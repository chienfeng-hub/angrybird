==> flow/design.v <==
module ComputeIncidentEdge(
    input clk,
    input start,
    input signed [10-1:0] referenceNorm_x,
    input signed [10-1:0] referenceNorm_y,
    input signed [10-1:0] norm0_x, input signed [10-1:0] norm0_y,
    input signed [10-1:0] norm1_x, input signed [10-1:0] norm1_y,
    input signed [10-1:0] norm2_x, input signed [10-1:0] norm2_y,
    input signed [10-1:0] norm3_x, input signed [10-1:0] norm3_y,
    output signed [10-1:0] incidentNorm_x,
    output signed [10-1:0] incidentNorm_y,
    output reg [2-1:0] incidentIndex,
    output done_out
);
wire signed [10-1:0] local_normX[0:4-1], local_normY[0:4-1];
wire signed [20-1:0] temp;
reg signed [20-1:0] smallestProduct, next_smallestProduct;
reg [3-1:0] cnt;
reg [2-1:0]next_incidentindex;
assign local_normX[0] = norm0_x;
assign local_normX[1] = norm1_x;
assign local_normX[2] = norm2_x;
assign local_normX[3] = norm3_x;
assign local_normY[0] = norm0_y;
assign local_normY[1] = norm1_y;
assign local_normY[2] = norm2_y;
assign local_normY[3] = norm3_y;
assign temp = { {10{local_normX[cnt][9]}}, local_normX[cnt]} * { {10{referenceNorm_x[9]}},referenceNorm_x} + 
              { {10{local_normY[cnt][9]}}, local_normY[cnt]} * { {10{referenceNorm_y[9]}},referenceNorm_y};
assign incidentNorm_x = local_normX[incidentIndex];
assign incidentNorm_y = local_normY[incidentIndex];
assign done_out = (cnt == 3'd3) ? 1'b1 : 1'b0;
always @(posedge clk) begin
  if (start) begin
    cnt <= 3'b0;
    smallestProduct <= 20'b0;
    incidentIndex <= 2'b0;
  end else begin
    smallestProduct <= next_smallestProduct;
    incidentIndex <= next_incidentindex;
    if (cnt < 3'd3) begin
      cnt <= cnt + 3'd1;
    end
  end
end
always @(*) begin
    next_smallestProduct = smallestProduct;
    next_incidentindex = incidentIndex;
    if (temp < smallestProduct) begin
        next_smallestProduct = temp;
        next_incidentindex = cnt;
    end
end
endmodule
## Tool chain data of ComputeIncidentEdge

The steps from the RTL of ComputeIncidentEdge to its reports follow in flow order.
Lines are those of the file above, counted from 1.
Not given: --

- Top: ComputeIncidentEdge
- Clock: clk
- Cell library: sky130hd
- Corner: tt_025C_1v80

## Elaborated design

Yosys after proc, flatten, opt, wreduce and memory -nomap, before mapping. Enables and synchronous resets that opt folds into registers are not counted as muxes. Memory bits, and registers merged into a memory's read port (data or address), are not among the register bits. Print and check cells are not counted. Equal cells are merged and count once.

- Bits in registers: 25
- Input port bits: 102
- Output and inout bits: 23
- Elaborated cells: 23

- $add $sub $neg: 2
- $mul: 2
- Order comparisons: 2
- Equal/unequal tests: 7
- Mux-type cells: 5
- Reductions and logical operators: 2

Operators with widths:

| cell | count |
|---|---|
| multiplier 10 x 10 -> 20 bit | 2 |
| parallel mux 10 bit (select 4 bit) | 4 |
| adder 20 bit | 1 |
| less-than comparator 20 bit | 1 |
| == test 2 bit with constant B | 4 |
| == test 2 x 1 -> 1 bit with constant B | 2 |
| logical NOT 2 bit | 2 |
| adder 3 x 1 -> 3 bit with constant B | 1 |
| less-than comparator 3 x 2 -> 1 bit with constant B | 1 |
| == test 3 x 2 -> 1 bit with constant B | 1 |
| two-way mux 1 bit | 1 |

## Longest topological paths

Depth = most cells in a row (Yosys ltp): at word level without a register or memory, in the mapped netlist without a sequential cell, where the memories' decode and read muxes count.

- Depth after elaboration: 5
- ABC_AREA: 0
- Gate-level depth with buffers: 36
- Gate-level depth less buffers: 34

## After synthesis

The flow's flattened synthesis, as Yosys stat reports it; memories are mapped. The netlist is that of the ABC_AREA named above (0 if unset); the other value can give another one.
Totals and module areas in this step are rounded.

Cells by type:

| cell type | count | area in all (um^2) |
|---|---|---|
| sky130_fd_sc_hd__fa_1 | 219 | 4.38E+03 |
| sky130_fd_sc_hd__ha_1 | 97 | 1.21E+03 |
| sky130_fd_sc_hd__inv_1 | 276 | 1.04E+03 |
| sky130_fd_sc_hd__and2_1 | 109 | 681.904 |
| sky130_fd_sc_hd__dfxtp_1 | 25 | 500.48 |
| sky130_fd_sc_hd__mux4_2 | 20 | 450.432 |
| sky130_fd_sc_hd__mux2i_1 | 43 | 430.413 |
| sky130_fd_sc_hd__nand2_1 | 81 | 304.042 |
| sky130_fd_sc_hd__xnor2_1 | 26 | 227.718 |
| sky130_fd_sc_hd__a222oi_1 | 20 | 200.192 |
| sky130_fd_sc_hd__a21oi_1 | 21 | 105.101 |
| sky130_fd_sc_hd__nor2_1 | 26 | 97.594 |
| sky130_fd_sc_hd__a21o_1 | 12 | 90.086 |
| sky130_fd_sc_hd__nand2b_1 | 14 | 87.584 |
| sky130_fd_sc_hd__nor2b_1 | 12 | 75.072 |
| sky130_fd_sc_hd__xor2_1 | 6 | 52.55 |
| sky130_fd_sc_hd__buf_1 | 12 | 45.043 |
| sky130_fd_sc_hd__clkbuf_1 | 12 | 45.043 |

Not listed: further types 33, cells in them 56.

- Mapped cells: 1087
- Chip area (Yosys): 10460 um^2
- Sequential part of the area: 500.5 um^2
- Mapped flip-flops: 25
- Buffers: 28

## Worst setup path after synthesis

Source: OpenSTA report_checks on the synthesized netlist (no wires, ideal clock, input and output delay 20% of the period each), path of least setup slack; recovery checks are left aside. Register names are those of the netlist, which keeps one name where synthesis merged equal registers.

- Path kind: input -> register
- From: input norm2_x[5]
- To: register incidentIndex[0]
- Clock period: 17900 ps
- Input delay: 3580 ps
- Setup time: 128 ps
- Launch time at the first pin: 3580 ps
- Data arrival time: 11067 ps
- Required time: 17772 ps
- Path slack: 6706 ps
- Delay of the path: 7615 ps
- Stages on the path: 31
- Path buffers: 1
- Period reached after synthesis: 11194 ps

"delay of the path" = arrival - input delay + setup time.
"stages on the path" counts driving pins, that of a launching flip-flop among them; a cell with two outputs on the path counts twice.
"period reached after synthesis" = period - worst setup slack (recovery checks aside). The figure is calculated, with input and output delays left at 20% of the set period.
Between the ends stands the longest chain of elaborated cells between them, by number of cells; it is not shown to be the way that was timed. Of several equally long chains one is given.
A line is the first line of the expression or statement that the cell stems from. Yosys adds cells for indexed reads and writes and turns some case tables into memories.

- Path through: sky130_fd_sc_hd__a222oi_1 -> sky130_fd_sc_hd__mux2i_1 -> sky130_fd_sc_hd__and2_1 -> sky130_fd_sc_hd__fa_1 -> sky130_fd_sc_hd__inv_1 -> sky130_fd_sc_hd__fa_1 -> sky130_fd_sc_hd__fa_1 -> sky130_fd_sc_hd__inv_1 -> sky130_fd_sc_hd__fa_1 -> sky130_fd_sc_hd__fa_1 -> sky130_fd_sc_hd__fa_1 -> sky130_fd_sc_hd__inv_1 -> sky130_fd_sc_hd__fa_1 -> sky130_fd_sc_hd__inv_1 -> sky130_fd_sc_hd__ha_1 -> sky130_fd_sc_hd__o21a_1 -> sky130_fd_sc_hd__o21a_1 -> sky130_fd_sc_hd__or2_2 -> sky130_fd_sc_hd__a31o_2 -> sky130_fd_sc_hd__a21oi_1 -> sky130_fd_sc_hd__xnor2_1 -> sky130_fd_sc_hd__ha_1 -> sky130_fd_sc_hd__a21o_1 -> sky130_fd_sc_hd__a21o_1 -> sky130_fd_sc_hd__a21oi_2 -> sky130_fd_sc_hd__a21oi_2 -> sky130_fd_sc_hd__a32o_2 -> sky130_fd_sc_hd__nor3_4 -> sky130_fd_sc_hd__buf_8 -> sky130_fd_sc_hd__mux2i_1 -> sky130_fd_sc_hd__nor2_1
- Cells in the longest elaborated chain: 4
- Elaborated cells on any way between the ends: 4
- Source lines of those cells: 2
- Classes of those cells: 1 x add/sub; 1 x mul; 1 x compare; 1 x mux

RTL lines, path post-synthesis:

| item | line | text |
|---|---|---|
| from (decl) | 8 | `input signed [10-1:0] norm2_x, input signed [10-1:0] norm2_y,` |
| parallel mux 10 bit (select 4 bit) | 28 | `assign temp = { {10{local_normX[cnt][9]}}, local_normX[cnt]} * { {10{referenceNorm_x[9]}},referenceNorm_x} +` |
| multiplier 10 x 10 -> 20 bit | 28 |  |
| adder 20 bit | 28 |  |
| less-than comparator 20 bit | 49 |  |
| to (assign) | 37 | `incidentIndex <= 2'b0;` |
| to (assign) | 40 | `incidentIndex <= next_incidentindex;` |
| to (decl) | 12 | `output reg [2-1:0] incidentIndex,` |

Some nets on the timed path still bear RTL names; the line given drives or declares the net.

Nets with RTL names, path post-synthesis:

| signal | line |
|---|---|
| temp[12] | 28 |

## Path in the finished layout

From the final timing report of stored run 1: the path of least setup slack in the routed layout; clock arrival at registers is part of the times.
The report prints the path's times to 10 ps; the period is as set.

- Path kind: input -> register
- From: input norm1_x[3]
- To: register (name not given)
- Clock period: 7550 ps
- Input delay: 1510 ps
- Setup time: 150 ps
- Launch time at the first pin: 1510 ps
- Data arrival time: 9350 ps
- Required time: 7650 ps
- Path slack: -1690 ps
- Stages on the path: 32
- Path buffers: 3

Between the ends stands the longest chain of elaborated cells between them, by number of cells; it is not shown to be the way that was timed. Of several equally long chains one is given.

- Path through: sky130_fd_sc_hd__clkdlybuf4s15_1 -> sky130_fd_sc_hd__a222oi_1 -> sky130_fd_sc_hd__mux2i_4 -> sky130_fd_sc_hd__and2_4 -> sky130_fd_sc_hd__fa_2 -> sky130_fd_sc_hd__inv_2 -> sky130_fd_sc_hd__fa_2 -> sky130_fd_sc_hd__fa_1 -> sky130_fd_sc_hd__inv_1 -> sky130_fd_sc_hd__fa_1 -> sky130_fd_sc_hd__fa_1 -> sky130_fd_sc_hd__fa_1 -> sky130_fd_sc_hd__inv_2 -> sky130_fd_sc_hd__fa_1 -> sky130_fd_sc_hd__inv_2 -> sky130_fd_sc_hd__ha_4 -> sky130_fd_sc_hd__o21a_1 -> sky130_fd_sc_hd__o21a_1 -> sky130_fd_sc_hd__or2_4 -> sky130_fd_sc_hd__a31o_4 -> sky130_fd_sc_hd__a21oi_4 -> sky130_fd_sc_hd__xnor2_2 -> sky130_fd_sc_hd__ha_2 -> sky130_fd_sc_hd__a21o_1 -> sky130_fd_sc_hd__a21o_1 -> sky130_fd_sc_hd__a2111oi_4 -> sky130_fd_sc_hd__mux2i_1 -> sky130_fd_sc_hd__nor3_4 -> sky130_fd_sc_hd__buf_12 -> sky130_fd_sc_hd__buf_12 -> sky130_fd_sc_hd__mux2i_1 -> sky130_fd_sc_hd__nor2_1
- Cells in the longest elaborated chain: 4
- Elaborated cells on any way between the ends: 4
- Source lines of those cells: 2
- Classes of those cells: 1 x add/sub; 1 x mul; 1 x compare; 1 x mux

RTL lines, path post-layout:

| item | line | text |
|---|---|---|
| from (decl) | 7 | `input signed [10-1:0] norm1_x, input signed [10-1:0] norm1_y,` |
| parallel mux 10 bit (select 4 bit) | 28 | `assign temp = { {10{local_normX[cnt][9]}}, local_normX[cnt]} * { {10{referenceNorm_x[9]}},referenceNorm_x} +` |
| multiplier 10 x 10 -> 20 bit | 28 |  |
| adder 20 bit | 28 |  |
| less-than comparator 20 bit | 49 |  |
| to (assign) | 36 |  |
| to (assign) | 39 |  |
| to (decl) | 17 |  |

Some nets on the timed path still bear RTL names; the line given drives or declares the net.

Nets with RTL names, path post-layout:

| signal | line |
|---|---|
| temp[12] | 28 |

Subject: flow runs of ComputeIncidentEdge

Hi,

Module ComputeIncidentEdge, platform sky130hd: 2 stored runs of the flow (Yosys, OpenROAD) with differing settings, in no particular order. Input and output delays are each 20% of the period that was set; the output load is 0.01 pF.
"clock period reached" = clock period - worst setup slack. The figure is calculated, with input and output delays left at 20% of the set period.
"time used up by the worst setup path" is the time allowed to the run's worst setup path (the clock period less input and output delay, where it has them) less its slack. Clock arrival times count: a late capture clock shortens it, a late launch clock lengthens it.
"time used up by the worst setup path" is known to 10 ps.
Measured values are rounded.

### Stored run 1

Settings: `period_ns=7.55`, `CORE_UTILIZATION=17`, `PLACE_DENSITY_LB_ADDON=0.21`, `CELL_PAD_IN_SITES_DETAIL_PLACEMENT=0`, `SLEW_MARGIN=5`, `CAP_MARGIN=20`, `CORE_MARGIN=2`

- Post-route worst hold slack: 493 ps
- Cell area after synthesis: 10460 um^2
- Clock period reached: 9241 ps
- Final utilization: 25.3 %
- Standard-cell area after routing: 15350 um^2
- Time used up by the worst setup path: 7730 ps
- Worst path kind: input -> register
- Full die area: 63540 um^2
- Setup total negative slack: -36430 ps
- Lowest setup slack: -1691 ps

### Stored run 2

Settings: `period_ns=5.84`, `CORE_UTILIZATION=21`, `SETUP_SLACK_MARGIN=1.2`, `PLACE_DENSITY=0.52`, `HOLD_SLACK_MARGIN=0.13`, `CELL_PAD_IN_SITES_GLOBAL_PLACEMENT=1`, `CELL_PAD_IN_SITES_DETAIL_PLACEMENT=0`, `TNS_END_PERCENT=15`, `GPL_TIMING_DRIVEN=1`, `SLEW_MARGIN=15`, `CAP_MARGIN=20`, `CORE_MARGIN=2`

- Setup total negative slack: -65020 ps
- Cell area after synthesis: 10460 um^2
- Time used up by the worst setup path: 7660 ps
- Worst path kind: input -> register
- Lowest setup slack: -2990 ps
- Standard-cell area after routing: 15270 um^2
- Post-route worst hold slack: 493 ps
- Clock period reached: 8830 ps
- Full die area: 51620 um^2
- Final utilization: 31.1 %

Regards
