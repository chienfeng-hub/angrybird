==> flow/design.v <==
module Type(
    input [2-1:0] din,
    output reg [2-1:0] dout,
    input clk,
    input rst,
    input [4-1:0] nth,
    input ren,
    input wen
    );
    reg [2-1:0] type[0:11-1]; 
    always@(posedge clk) begin
        if(rst) begin
            type[0] <= 2'd0;  
            type[1] <= 2'd1;  
            type[2] <= 2'd2;  
            type[3] <= 2'd1;
            type[4] <= 2'd1;
            type[5] <= 2'd1;
            type[6] <= 2'd1;
            type[7] <= 2'd1;
            type[8] <= 2'd1;
            type[9] <= 2'd1;
            type[10] <= 2'd1;
        end
        else begin
            if (wen && ren == 1'b0) begin
                type[nth] <= din;
            end
            else begin
                type[nth] <= type[nth];
            end
        end
    end
    always @ ( * ) begin
      if (wen) begin
        dout = 2'd0;
      end
      else begin
        if (ren) begin
          dout = type[nth];
        end
        else begin
          dout = 2'd0;
        end
      end
    end
endmodule
module Alive(
    input din,
    output reg dout,
    input clk,
    input rst,
    input [3:0] nth,
    input ren,
    input wen
    );
    reg [0:11-1] alive; 
    always@(posedge clk) begin
        if(rst) begin
            alive[0] <= 1'b1;
            alive[1] <= 1'b1;
            alive[2] <= 1'b1;
            alive[3] <= 1'b1;
            alive[4] <= 1'b1;
            alive[5] <= 1'b1;
            alive[6] <= 1'b1;
            alive[7] <= 1'b1;
            alive[8] <= 1'b1;
            alive[9] <= 1'b1;
            alive[10] <= 1'b1;
        end
        else begin
            if (wen && ren == 1'b0) begin
                alive[nth] <= din;
            end else begin
                alive[nth] <= alive[nth];
            end
        end
    end
    always @ ( * ) begin
      if (wen) begin
        dout <= 1'b0;
      end else begin
        if (ren) begin
          dout = alive[nth];
        end else begin
          dout = 1'b0;
        end
      end
    end
endmodule
module Position(
    input signed [18:0] pos_x_in,
    input signed [18:0] pos_y_in,
    output reg signed [18:0] pos_x_out,
    output reg signed [18:0] pos_y_out,
    input clk,
    input rst,
    input [3:0] nth,
    input ren,
    input wen
    );
    reg signed [18:0] posX[0:11-1];
    reg signed [18:0] posY[0:11-1];
    always@(posedge clk) begin
        if(rst) begin
            posX[0] <= {1'b0,10'd320,8'b0}; posY[0] <= {1'b0,10'd440,8'b0}; 
            posX[1] <= {1'b0,10'd130,8'b0}; posY[1] <= {1'b0,10'd310,8'b0};
            posX[2] <= {1'b0,10'd450,8'b0}; posY[2] <= {1'b0,10'd390,8'b0};
            posX[3] <= {1'b0,10'd380,8'b0}; posY[3] <= {1'b0,10'd368,8'b0};
            posX[4] <= {1'b0,10'd420,8'b0}; posY[4] <= {1'b0,10'd368,8'b0};
            posX[5] <= {1'b0,10'd480,8'b0}; posY[5] <= {1'b0,10'd368,8'b0};
            posX[6] <= {1'b0,10'd450,8'b0}; posY[6] <= {1'b0,10'd332,8'b0}; 
            posX[7] <= {1'b0,10'd435,8'b0}; posY[7] <= {1'b0,10'd296,8'b0};
            posX[8] <= {1'b0,10'd465,8'b0}; posY[8] <= {1'b0,10'd296,8'b0};
            posX[9] <= {1'b0,10'd450,8'b0}; posY[9] <= {1'b0,10'd260,8'b0}; 
            posX[10] <= {1'b0,10'd0,8'b0}; posY[10] <= {1'b0,10'd0,8'b0};
        end
        else begin
            if (wen && ren == 1'b0) begin
                posX[nth] <= pos_x_in;
                posY[nth] <= pos_y_in;
            end
            else begin
                posX[nth] <= posX[nth];
                posY[nth] <= posY[nth];
            end
        end
    end
    always @ ( * ) begin
      if (wen) begin
        pos_x_out = {1'b0,10'd0,8'b0};
        pos_y_out = {1'b0,10'd0,8'b0};
      end else begin
        if (ren) begin
          pos_x_out = posX[nth];
          pos_y_out = posY[nth];
        end else begin
          pos_x_out = {1'b0,10'd0,8'b0};
          pos_y_out = {1'b0,10'd0,8'b0};
        end
      end
    end
endmodule
module Radian(
    input signed [10-1:0] din,
    output reg signed [10-1:0] dout,
    input clk,
    input rst,
    input [4-1:0] nth,
    input ren,
    input wen
    );
    reg signed [10-1:0] rad[0:11-1];
    always@(posedge clk) begin
        if(rst) begin
            rad[0] <= {1'b0,2'b00,7'b000_0000};
            rad[1] <= {1'b0,2'b00,7'b000_0000};
            rad[2] <= {1'b0,2'b00,7'b000_0000};
            rad[3] <= {1'b0,2'b00,7'b000_0000};
            rad[4] <= {1'b0,2'b00,7'b000_0000};
            rad[5] <= {1'b0,2'b00,7'b000_0000};
            rad[6] <= {1'b0,2'b00,7'b000_0000};
            rad[7] <= {1'b0,2'b00,7'b000_0000};
            rad[8] <= {1'b0,2'b00,7'b000_0000};
            rad[9] <= {1'b0,2'b00,7'b000_0000};
            rad[10] <= {1'b0,2'b00,7'b000_0000};
        end
        else begin
            if (wen && ren == 1'b0) begin
                rad[nth] <= din;
            end
            else begin
                rad[nth] <= rad[nth];
            end
        end
    end
    always @ ( * ) begin
      if (wen) begin
        dout = {1'b0,2'b00,7'b000_0000};
      end else begin
        if (ren) begin
          dout = rad[nth];
        end else begin
          dout = {1'b0,2'b00,7'b000_0000};
        end
      end
    end
endmodule
module Vertices(
    input signed [18:0] pos_x_in,
    input signed [18:0] pos_y_in,
    output reg signed [18:0] pos_x_out,
    output reg signed [18:0] pos_y_out,
    input clk,
    input [3:0] nth,
    input [1:0] i,
    input ren,
    input wen
    );
    reg signed [18:0] posX[0:4*11-1];
    reg signed [18:0] posY[0:4*11-1];
    always@(posedge clk) begin
        if (wen && ren == 1'b0) begin
            posX[4*nth + i] <= pos_x_in;
            posY[4*nth + i] <= pos_y_in;
        end
        else begin
            posX[4*nth + i] <= posX[4*nth + i];
            posY[4*nth + i] <= posY[4*nth + i];
        end
    end
    always @ ( * ) begin
      if (wen) begin
        pos_x_out = {1'b0,10'd0,8'b0};
        pos_y_out = {1'b0,10'd0,8'b0};
      end else begin
        if (ren) begin
          pos_x_out = posX[4*nth + i];
          pos_y_out = posY[4*nth + i];
        end else begin
          pos_x_out = {1'b0,10'd0,8'b0};
          pos_y_out = {1'b0,10'd0,8'b0};
        end
      end
    end
endmodule
# == Reports on Vertices ==
# The steps from the RTL of Vertices to its reports follow in flow order.
# Lines are those of the file above, counted from 1.
# Library cell names are shortened.
# Not given: -
# design
top_module,Vertices
clock,clk
lib,sky130hd
lib_corner,tt_025C_1v80

# == After elaboration ==
# Source: Yosys, flattened and elaborated, memories not mapped. Widths are those after wreduce; folded enables and synchronous resets count as part of the registers. Registers that Yosys merges into a memory's read port (data or address) are not register bits. Print and check cells do not count.
# Memory sizes are those after Yosys's memory passes, which may raise the word count (mostly to a power of two), join words into wider ones and drop unused or constant bits.
# op_classes
addsub,1
mux,12
n_logic,3
reduce_and_logical,1
# op_table
cell,n
19-bit 2-to-1 mux,10
6-bit by 2-bit adder with 6-bit output,1
1-bit OR,2
1-bit 2-to-1 mux,2
1-bit logical AND,1
1-bit NOT,1
# word_totals
regBits,0
ramBits,1672
mem_count,2
in_bits,47
output_inout_bits,38
word_cells,19
# mem_list
memory,size,width,read_ports,wr,line,source
posX,44,19,1,1,201,reg signed [18:0] posX[0:4*11-1];
posY,44,19,1,1,202,reg signed [18:0] posY[0:4*11-1];

# == Longest topological paths ==
# Longest topological path by Yosys (ltp), each cell counted once; first at word level (registers and memories cut), then after technology mapping (sequential cells cut; the memories' decode and read muxes count).
# depth
depth_word,4
ABC_AREA,0
depth_mapped,11
mapped_depth_nobuf,5

# == Synthesis result ==
# The flow's flattened synthesis, as Yosys stat reports it; memories are mapped. The netlist is that of the ABC_AREA named above (0 if unset); the other value can give another one.
# synth_totals
cells,3854
yosys_area_mm2,0.0670506
sequential_area_mm2,0.0502082
ffs,1672
# types
cell,n,area_total_um2
edfxtp_1,1672,5.02E+04
mux2i_1,265,2.65E+03
mux4_2,90,2.03E+03
a21oi_1,194,970.931
a221oi_1,81,709.43
nand3b_1,92,690.662
mux2_2,55,619.344
a22oi_1,81,608.083
buf_2,120,600.576
or3b_2,66,578.054
o22ai_1,89,556.784
nand2_1,138,517.997
o22a_1,53,464.195
nand2b_1,70,437.92
buf_4,56,420.403
buf_6,37,416.65
a31oi_1,62,387.872
nand3_1,73,365.35
# Not listed: further types 54, cells in them 560.

# == Path before layout ==
# OpenSTA on the mapped netlist: ideal clock, no wires. The path of least setup slack (recovery checks aside). Input and output delay are each 20% of the period. Register names are those of the netlist, which keeps one name where synthesis merged equal registers.
# synth_timing
path_kind,in2reg
startpoint,input port i[0]
endpoint,memory posX[0][12]
clock_period_ps,4290
in_delay_ps,858
t_arrival_ps,3601
required_time_ps,3821
slack_ps,220
delay_ps,3212
path_stages,9
synth_period_reached_ps,4070
# "delay_ps" is the arrival time less input delay plus setup time.
# "path_stages" counts driving pins, that of a launching flip-flop among them; a cell with two outputs on the path counts twice.
# "synth_period_reached_ps" = period - worst setup slack (recovery checks aside). The figure is calculated, with input and output delays left at 20% of the set period.
# The rows between start and end are the longest chain of elaborated cells between them; the timing report does not say that the signal goes this way. Where chains are equally long, one stands for them.
# Each line given opens the expression or statement behind the cell; cells for indexed reads and writes are added by Yosys, which also makes memories of some case tables.
# The chain passes a memory read, where the word-level depth is cut; so it can be longer than that depth.
# synth_between
cell_sequence,buf_4 -> buf_6 -> buf_6 -> buf_6 -> or3b_2 -> a21oi_1 -> o31ai_1 -> o2111a_1 -> a31oi_1
elab_chain_len,4
cells_between,4
classes_between,add/sub: 1; mux: 2; memory: 1
# synth_rtl
item,line,source
from (decl),197,"input [1:0] i,"
6-bit by 2-bit adder with 6-bit output,209,posX[4*nth + i] <= posX[4*nth + i];
memory 44 x 19 bit,201,reg signed [18:0] posX[0:4*11-1];
19-bit 2-to-1 mux,204,if (wen && ren == 1'b0) begin
19-bit 2-to-1 mux,-,
to (decl),201,

# == Path in the finished layout ==
# From the final timing report of entry A: the path of least setup slack in the routed layout; clock arrival at registers is part of the times.
# The path's times are printed in steps of 10 ps; the period is the one set.
# layout_timing
path_kind,in2out
startpoint,input port i[0]
endpoint,output port pos_y_out[17]
clock_period_ps,4120
in_delay_ps,820
out_delay_ps,820
t_arrival_ps,3270
required_time_ps,3300
slack_ps,20
path_stages,12
# The rows between start and end are the longest chain of elaborated cells between them; the timing report does not say that the signal goes this way. Where chains are equally long, one stands for them.
# The chain passes a memory read, where the word-level depth is cut; so it can be longer than that depth.
# layout_between
cell_sequence,buf_12 -> buf_12 -> buf_16 -> buf_12 -> buf_16 -> nand3_1 -> a21oi_2 -> o41a_1 -> a2111oi_4 -> buf_4 -> a21oi_2 -> buf_2
elab_chain_len,4
cells_between,4
classes_between,add/sub: 1; mux: 2; memory: 1
# layout_rtl
item,line,source
from (decl),197,"input [1:0] i,"
6-bit by 2-bit adder with 6-bit output,220,pos_y_out = posY[4*nth + i];
memory 44 x 19 bit,202,reg signed [18:0] posY[0:4*11-1];
19-bit 2-to-1 mux,218,if (ren) begin
19-bit 2-to-1 mux,214,if (wen) begin
to (decl),194,"output reg signed [18:0] pos_y_out,"

==> runs of Vertices <==
Below are 2 stored runs of the flow (Yosys, OpenROAD; platform sky130hd) on Vertices, each with its settings and what was measured, unordered. Constraints: input delay and output delay 20% of the set period each, output load 0.01 pF.
"achievedPeriod_ps" = clock period - worst setup slack. The figure is calculated, with input and output delays left at 20% of the set period.
By "worst_path_ps" is meant the share of the clock period that the worst setup path is allowed (20% is reserved at inputs, 20% at outputs), minus its slack. Clock arrival times at its registers enter into it.
By "totalPower_mw" is meant OpenSTA's value without simulated activity: inputs other than the clock are taken to toggle once in ten clock periods, and the tool carries that through the logic.
"worst_path_ps" is given in steps of 10 ps.

Entry A, flow files:
==> flow/run.sh <==
#!/bin/bash
# the make line also repeats the synthesis and layout settings of config.mk as NAME=value (left out here)
make -C /OpenROAD-flow-scripts/flow DESIGN_CONFIG=/design/flow/config.mk WORK_HOME=/design/flow/orfs CLKGATE_MAP_FILE= finish
==> flow/config.mk <==
export PLATFORM = sky130hd
export DESIGN_NAME = Vertices
export DESIGN_NICKNAME = Vertices
export VERILOG_FILES = /design/flow/design.v
export SDC_FILE = /design/flow/constraint.sdc
export NUM_CORES = 4
export LEC_CHECK = 0
export CAP_MARGIN = 20
export CELL_PAD_IN_SITES_GLOBAL_PLACEMENT = 3
export CORE_MARGIN = 2
export CORE_UTILIZATION = 30
export CTS_CLUSTER_DIAMETER = 173
export GPL_TIMING_DRIVEN = 1
export HOLD_SLACK_MARGIN = -0.08
export MAX_ROUTING_LAYER = met5
export MIN_ROUTING_LAYER = met2
export PLACE_DENSITY = 0.56
export SETUP_SLACK_MARGIN = 0.44
export SLEW_MARGIN = 20
export TNS_END_PERCENT = 25
==> flow/constraint.sdc <==
create_clock -name core_clock -period 4.12 [get_ports {clk}]
set_input_delay 0.8240 -clock core_clock [delete_from_list [all_inputs] [get_ports {clk}]]
set_output_delay 0.8240 -clock core_clock [all_outputs]
set_load 0.01 [all_outputs]

==> results of entry A, as CSV <==
result,value
stdcell_area_mm2,0.0868808
totalPower_mw,39.610
fin_tns_ps,0
worst_path_ps,2450
timing.worst_path_kind,"in2out"
yosys.chip_area_mm2,0.0670506
util_pct,39.1
worst_hold_slack_ps,792
achievedPeriod_ps,4098
dieArea_mm2,0.2273
fin_ws_ps,22

Entry B, flow files:
==> flow/run.sh <==
#!/bin/bash
# the make line also repeats the synthesis and layout settings of config.mk as NAME=value (left out here)
make -C /OpenROAD-flow-scripts/flow DESIGN_CONFIG=/design/flow/config.mk WORK_HOME=/design/flow/orfs CLKGATE_MAP_FILE= finish
==> flow/config.mk <==
export PLATFORM = sky130hd
export DESIGN_NAME = Vertices
export DESIGN_NICKNAME = Vertices
export VERILOG_FILES = /design/flow/design.v
export SDC_FILE = /design/flow/constraint.sdc
export NUM_CORES = 4
export LEC_CHECK = 0
export CAP_MARGIN = 5
export CELL_PAD_IN_SITES_DETAIL_PLACEMENT = 1
export CELL_PAD_IN_SITES_GLOBAL_PLACEMENT = 2
export CORE_MARGIN = 2
export CORE_UTILIZATION = 56
export CTS_CLUSTER_DIAMETER = 95
export PLACE_DENSITY_LB_ADDON = 0.26
export SETUP_SLACK_MARGIN = 0.03
export SLEW_MARGIN = 20
export TNS_END_PERCENT = 25
==> flow/constraint.sdc <==
create_clock -name core_clock -period 2.92 [get_ports {clk}]
set_input_delay 0.5840 -clock core_clock [delete_from_list [all_inputs] [get_ports {clk}]]
set_output_delay 0.5840 -clock core_clock [all_outputs]
set_load 0.01 [all_outputs]

==> results of entry B, as CSV <==
result,value
stdcell_area_mm2,0.0860463
totalPower_mw,56.968
fin_tns_ps,-31277
worst_path_ps,3380
timing.worst_path_kind,"reg2out"
yosys.chip_area_mm2,0.0670506
util_pct,72.7
worst_hold_slack_ps,725
achievedPeriod_ps,3968
dieArea_mm2,0.122518
fin_ws_ps,-1048
